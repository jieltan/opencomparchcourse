==> flow/design.v <==
module mult_stage(
					input clock, reset, start,
					input [63:0] product_in, mplier_in, mcand_in,
					output logic done,
					output logic [63:0] product_out, mplier_out, mcand_out
				);
	logic [63:0] prod_in_reg, partial_prod_reg;
	logic [63:0] partial_product, next_mplier, next_mcand;
	assign product_out = prod_in_reg + partial_prod_reg;
	assign partial_product = mplier_in[7:0] * mcand_in;
	assign next_mplier = {8'b0,mplier_in[63:8]};
	assign next_mcand = {mcand_in[55:0],8'b0};
	always_ff @(posedge clock) begin
		prod_in_reg      <= #1 product_in;
		partial_prod_reg <= #1 partial_product;
		mplier_out       <= #1 next_mplier;
		mcand_out        <= #1 next_mcand;
	end
	always_ff @(posedge clock) begin
		if(reset)
			done <= #1 1'b0;
		else
			done <= #1 start;
	end
endmodule
## Reports on mult_stage

The steps from the RTL of mult_stage to its reports follow in flow order.
Line numbers count from 1 in the design file above.
Cell names lack the library's common part.
A cell with -- has no value.

| design | value |
|---|---|
| top module | mult_stage |
| clock | clock |
| library | sky130hd |
| corner | tt_025C_1v80 |

## After elaboration

Source: Yosys, flattened and elaborated, memories not mapped. Widths are those after wreduce; folded enables and synchronous resets count as part of the registers. Registers that Yosys merges into a memory's read port (data or address) are not register bits. Print and check cells do not count. Equal cells are merged and count once.

| operators by class | value |
|---|---|
| add/sub/neg operators | 1 |
| $mul | 1 |

Operators by type and width:

| cell | number |
|---|---|
| multiplier 8 x 64 -> 64 bit | 1 |
| adder 64 bit | 1 |

| bit counts | value |
|---|---|
| bits in registers | 241 |
| bits of input ports | 195 |
| word-level cells | 7 |

## Depth

Yosys ltp: most cells in a row. Word level: on the elaborated netlist, between registers, memories and ports. Mapped: between sequential cells and ports; inverters and the memories' decode and read muxes count.

| depth | value |
|---|---|
| word-level depth | 1 |
| ABC_AREA | 0 |
| depth in mapped cells | 23 |

## Netlist

The flow's flattened synthesis, as Yosys stat reports it; memories are mapped. The netlist is that of the ABC_AREA named above (0 if unset); the other value can give another one.

| synthesis totals | value |
|---|---|
| mapped cells | 2457 |
| synthesis area | 23333.6 um^2 |
| area of sequential cells | 4824.6 um^2 |
| mapped flip-flops | 241 |

Cells by type:

| type | number |
|---|---|
| fa_1 | 349 |
| dfxtp_1 | 241 |
| and2_1 | 401 |
| ha_1 | 135 |
| inv_1 | 285 |
| xnor2_1 | 87 |
| a21oi_1 | 140 |
| nand2_1 | 173 |
| a21o_1 | 59 |
| xor2_1 | 42 |
| o21ai_0 | 63 |
| clkbuf_1 | 76 |
| nor2_1 | 62 |
| nand4_1 | 37 |
| o21bai_1 | 23 |
| nand3_1 | 28 |
| nor2b_1 | 20 |
| buf_4 | 16 |

Not listed: further types 61, cells in them 220.

## Worst setup path after synthesis

Path of least setup slack by OpenSTA after synthesis, without wires, with an ideal clock, recovery checks aside; 20% of the period is set as input and as output delay. Where synthesis merged equal registers, the netlist keeps one of their names.

| timing path after synthesis | value |
|---|---|
| path kind | input to register |
| start point | input port mplier_in[6] |
| end point | register partial_prod_reg[59] |
| clock period | 6.36 ns |
| input delay | 1.272 ns |
| library setup time | 0.123 ns |
| arrival time | 5.997 ns |
| data required time | 6.237 ns |
| path slack | 0.240 ns |
| path delay | 4.848 ns |
| stages on the path | 21 |
| buffers on the path | 3 |
| synthesis period reached | 6.12 ns |

"path delay" is the arrival time less input delay plus setup time.
"stages on the path": output pins that drive a net of the path, with the launching flip-flop's if there is one; two outputs of one cell count as two.
"synthesis period reached" is the clock period less the worst setup slack; recovery checks do not enter. This is arithmetic on one report: input and output delays are still those of the set period (20% each).
The rows between start and end are the longest chain of elaborated cells between them; the timing report does not say that the signal goes this way. Where chains are equally long, one stands for them.
A line is the first line of the expression or statement that the cell stems from. Yosys adds cells for indexed reads and writes and turns some case tables into memories.

| on the way, after synthesis | value |
|---|---|
| cell sequence | clkbuf_1 > clkbuf_1 > and2_1 > fa_1 > fa_1 > fa_1 > inv_1 > fa_1 > inv_1 > ha_1 > buf_6 > a211o_1 > a21oi_2 > nor4b_4 > o211ai_2 > and4bb_4 > o31ai_4 > o31ai_4 > a21oi_4 > o21ai_1 > xor2_1 |
| cells in the longest elaborated chain | 1 |

RTL lines, path after synthesis:

| element | line | RTL |
|---|---|---|
| start, declared | 3 |  |
| multiplier 8 x 64 -> 64 bit | 10 |  |
| end, assigned | 15 |  |
| end, declared | 7 | `logic [63:0] prod_in_reg, partial_prod_reg;` |

## Timing after layout

Path of least setup slack in the final report of flow run A (OpenROAD, finished layout, wires in). Where an end is a register, its clock arrival counts in the times.

| timing path after layout | value |
|---|---|
| path kind | input to register |
| start point | input port mplier_in[5] |
| end point | register partial_prod_reg[59] |
| clock period | 5.72 ns |
| input delay | 1.14 ns |
| library setup time | 0.11 ns |
| arrival time | 6.20 ns |
| data required time | 6.21 ns |
| path slack | 0.01 ns |
| stages on the path | 21 |
| buffers on the path | 3 |

The rows between start and end are the longest chain of elaborated cells between them; the timing report does not say that the signal goes this way. Where chains are equally long, one stands for them.

| on the way, after layout | value |
|---|---|
| cell sequence | buf_6 > buf_12 > buf_6 > and2_4 > fa_1 > fa_1 > fa_1 > inv_2 > fa_1 > inv_2 > ha_4 > a211o_1 > a21oi_4 > nor4b_4 > o211ai_2 > and4bb_4 > o31ai_4 > o31ai_4 > a21oi_4 > o21ai_2 > xor2_1 |
| cells in the longest elaborated chain | 1 |

RTL lines, path after layout:

| element | line | RTL |
|---|---|---|
| start, declared | 3 |  |
| multiplier 8 x 64 -> 64 bit | 10 |  |
| end, assigned | 15 |  |
| end, declared | 7 | `logic [63:0] prod_in_reg, partial_prod_reg;` |

Subject: mult_stage on sky130hd, stored results

Hello all,

Measured data: module mult_stage, platform sky130hd, 2 stored runs of the flow under differing settings, order arbitrary. Input and output delays are each 20% of the period that was set; the output load is 0.01 pF.
"clock period achieved" is the run's clock period less its worst setup slack. It is reckoned from that one timing run; input and output delays stay at 20% of the period that was set.
Settings: n/a = not set for that run.

| name | flow run A | flow run B |
|---|---|---|
| period_ns | 5.72 | 5.52 |
| CAP_MARGIN | 20 | 25 |
| CORE_MARGIN | 2 | 2 |
| CORE_UTILIZATION | 40 | 22 |
| SLEW_MARGIN | 20 | 20 |
| SETUP_SLACK_MARGIN | n/a | 0.32 |
| PLACE_DENSITY_LB_ADDON | n/a | 0.21 |
| CELL_PAD_IN_SITES_GLOBAL_PLACEMENT | n/a | 1 |
| CELL_PAD_IN_SITES_DETAIL_PLACEMENT | n/a | 2 |
| GPL_TIMING_DRIVEN | n/a | 0 |
| GPL_ROUTABILITY_DRIVEN | n/a | 1 |
| MIN_ROUTING_LAYER | n/a | met2 |
| setup total negative slack (ns) | 0.000 | -5.977 |
| Yosys chip area after synthesis (um^2) | 23333.6 | 23333.6 |
| worst hold slack in the final report (ns) | 0.727 | 0.722 |
| worst setup slack after layout (ns) | 0.010 | -0.436 |
| clock period achieved (ns) | 5.710 | 5.956 |
| full die area (um^2) | 60282.5 | 108682.0 |
| utilization in the final report | 0.563 | 0.316 |

Thanks
